==> flow/design.v <==
`timescale 1ns / 1ps
module rst_generate#(
    parameter   P_RST_CYCLE     =   1
)(
    input       i_clk,
    output      o_rst
);
reg [7:0]       r_rst_cnt   ='d0    ;
reg             ro_rst      ='d1    ;
assign          o_rst       =ro_rst;
always@(posedge i_clk)
begin
    if(r_rst_cnt == P_RST_CYCLE - 1 || P_RST_CYCLE == 0)
        r_rst_cnt   <=  r_rst_cnt;
    else
        r_rst_cnt   <=  r_rst_cnt + 'b1;
end
always@(posedge i_clk)
begin
    if(r_rst_cnt == P_RST_CYCLE - 1 || P_RST_CYCLE == 0)
        ro_rst    ='d0;
    else
        ro_rst    ='d1;
end
endmodule
### Tool chain data of rst_generate

What the tools print for rst_generate, step after step.
Lines are those of the file above, counted from 1.
Operators: Yosys type, input widths -> output width; for muxes data width and select width s.
Cell names lack the library's common part.
Not given: n/a

| set-up | value |
|---|---|
| top | rst_generate |
| clock input | i_clk |
| standard-cell library | sky130hd |
| timing corner | tt_025C_1v80 |

### Elaborated design

Source: Yosys, flattened and elaborated, memories not mapped. Widths are those after wreduce; folded enables and synchronous resets count as part of the registers. Registers that Yosys merges into a memory's read port (data or address) are not register bits. Print and check cells do not count. Equal cells are merged and count once.

| bit counts | value |
|---|---|
| flip-flop bits (word level) | 9 |
| input port bits | 1 |
| output and inout bits | 1 |

| cells by class | value |
|---|---|
| add/sub/neg operators | 1 |
| muxes and demuxes | 1 |
| reduce/logical cells | 1 |

Operators with widths:

| cell | number |
|---|---|
| $add 8x1->8 const B | 1 |
| $logic_not 8->1 | 1 |
| $mux 1 | 1 |

### Longest topological paths

Longest topological path by Yosys (ltp), each cell counted once; first at word level (registers and memories cut), then after technology mapping (sequential cells cut; the memories' decode and read muxes count).

| logic depth | value |
|---|---|
| depth after elaboration | 2 |
| ABC_AREA | 1 |
| gate-level depth with buffers | 5 |
| depth with buffers taken out | 5 |

### After synthesis

Source: synth_stat.txt of the flow (Yosys; design flattened, memories mapped). It holds for the ABC_AREA given above (unset counts as 0); a run with the other value may have another netlist.

Cell types:

| type | number | area in all (um^2) |
|---|---|---|
| edfxtp_1 | 8 | 240.23 |
| nand2_1 | 11 | 41.29 |
| nor2_1 | 7 | 26.275 |
| ha_1 | 2 | 25.024 |
| dfxtp_1 | 1 | 20.019 |
| inv_1 | 5 | 18.768 |
| xnor2_1 | 2 | 17.517 |
| nand3_1 | 3 | 15.014 |
| o21ai_1 | 2 | 10.01 |
| xor2_1 | 1 | 8.758 |
| nand4_1 | 1 | 6.256 |

| mapped netlist | value |
|---|---|
| cell count | 43 |
| mapped area | 429.2 um^2 |
| area of sequential cells | 260.2 um^2 |
| flip-flop cells | 9 |
| buffer cells | 0 |

### Timing after synthesis

OpenSTA on the mapped netlist: ideal clock, no wires. The path of least setup slack (recovery checks aside). Input and output delay are each 20% of the period. Register names are those of the netlist, which keeps one name where synthesis merged equal registers.

| timing post-synthesis | value |
|---|---|
| path kind | register -> register |
| start point | register r_rst_cnt[0] |
| end point | register r_rst_cnt[0] |
| period | 2.69 ns |
| launch time at the first pin | 0.000 ns |
| arrival time | 0.906 ns |
| data required time | 2.333 ns |
| path slack | 1.426 ns |
| delay of the path | 1.263 ns |
| driving pins on the path | 4 |
| path buffers | 0 |
| period reached after synthesis | 1.264 ns |

"delay of the path" = arrival - input delay + setup time.
"driving pins on the path": output pins that drive a net of the path, with the launching flip-flop's if there is one; two outputs of one cell count as two.
"period reached after synthesis" is the clock period less the worst setup slack; recovery checks do not enter. This is arithmetic on one report: input and output delays are still those of the set period (20% each).
The rows between start and end are the longest chain of elaborated cells between them; the timing report does not say that the signal goes this way. Where chains are equally long, one stands for them.
Each line given opens the expression or statement behind the cell; cells for indexed reads and writes are added by Yosys, which also makes memories of some case tables.
The path ends at the enable pin of a flip-flop; only ways to that pin are counted.

| between the ends, post-synthesis | value |
|---|---|
| cells stage by stage | edfxtp_1 -> inv_1 -> ha_1 -> nand4_1 |
| cells in the longest elaborated chain | 1 |

RTL lines, path post-synthesis:

| what | RTL line | RTL |
|---|---|---|
| start: declaration | 8 | `reg [7:0]       r_rst_cnt   ='d0    ;` |
| start: assignment | 14 | `r_rst_cnt   <=  r_rst_cnt;` |
| start: assignment | 16 | `r_rst_cnt   <=  r_rst_cnt + 'b1;` |
| $logic_not 8->1 | 13 | `if(r_rst_cnt == P_RST_CYCLE - 1 \|\| P_RST_CYCLE == 0)` |
| end: assignment | 14 |  |
| end: assignment | 16 |  |
| end: declaration | 8 |  |

Wiki page: rst_generate / flow data

Top module rst_generate; platform sky130hd; tools Yosys and OpenROAD; 2 stored runs in no particular order. Input and output delays are each 20% of the period that was set; the output load is 0.01 pF.
Settings: . = not set for that run.

| run name | period_ns | CORE_UTILIZATION | SETUP_SLACK_MARGIN | PLACE_DENSITY_LB_ADDON | CELL_PAD_IN_SITES_GLOBAL_PLACEMENT | CELL_PAD_IN_SITES_DETAIL_PLACEMENT | ABC_AREA | GPL_TIMING_DRIVEN | CTS_CLUSTER_SIZE | CAP_MARGIN | CORE_MARGIN | SLEW_MARGIN | CORE_ASPECT_RATIO | TNS_END_PERCENT | MIN_ROUTING_LAYER |
|---|---|---|---|---|---|---|---|---|---|---|---|---|---|---|---|
| flow run A | 1.57 | 47 | -0.13 | 0.01 | 0 | 2 | 1 | 0 | 36 | 20 | 2 | 20 | . | . | . |
| flow run B | 1.79 | 59 | . | . | 1 | . | 0 | . | . | 20 | 2 | 20 | 0.7 | 95 | met2 |

Flow run A: unfinished; error PDN-0185 in floorplanning
Flow run B: unfinished; error PDN-0185 in floorplanning
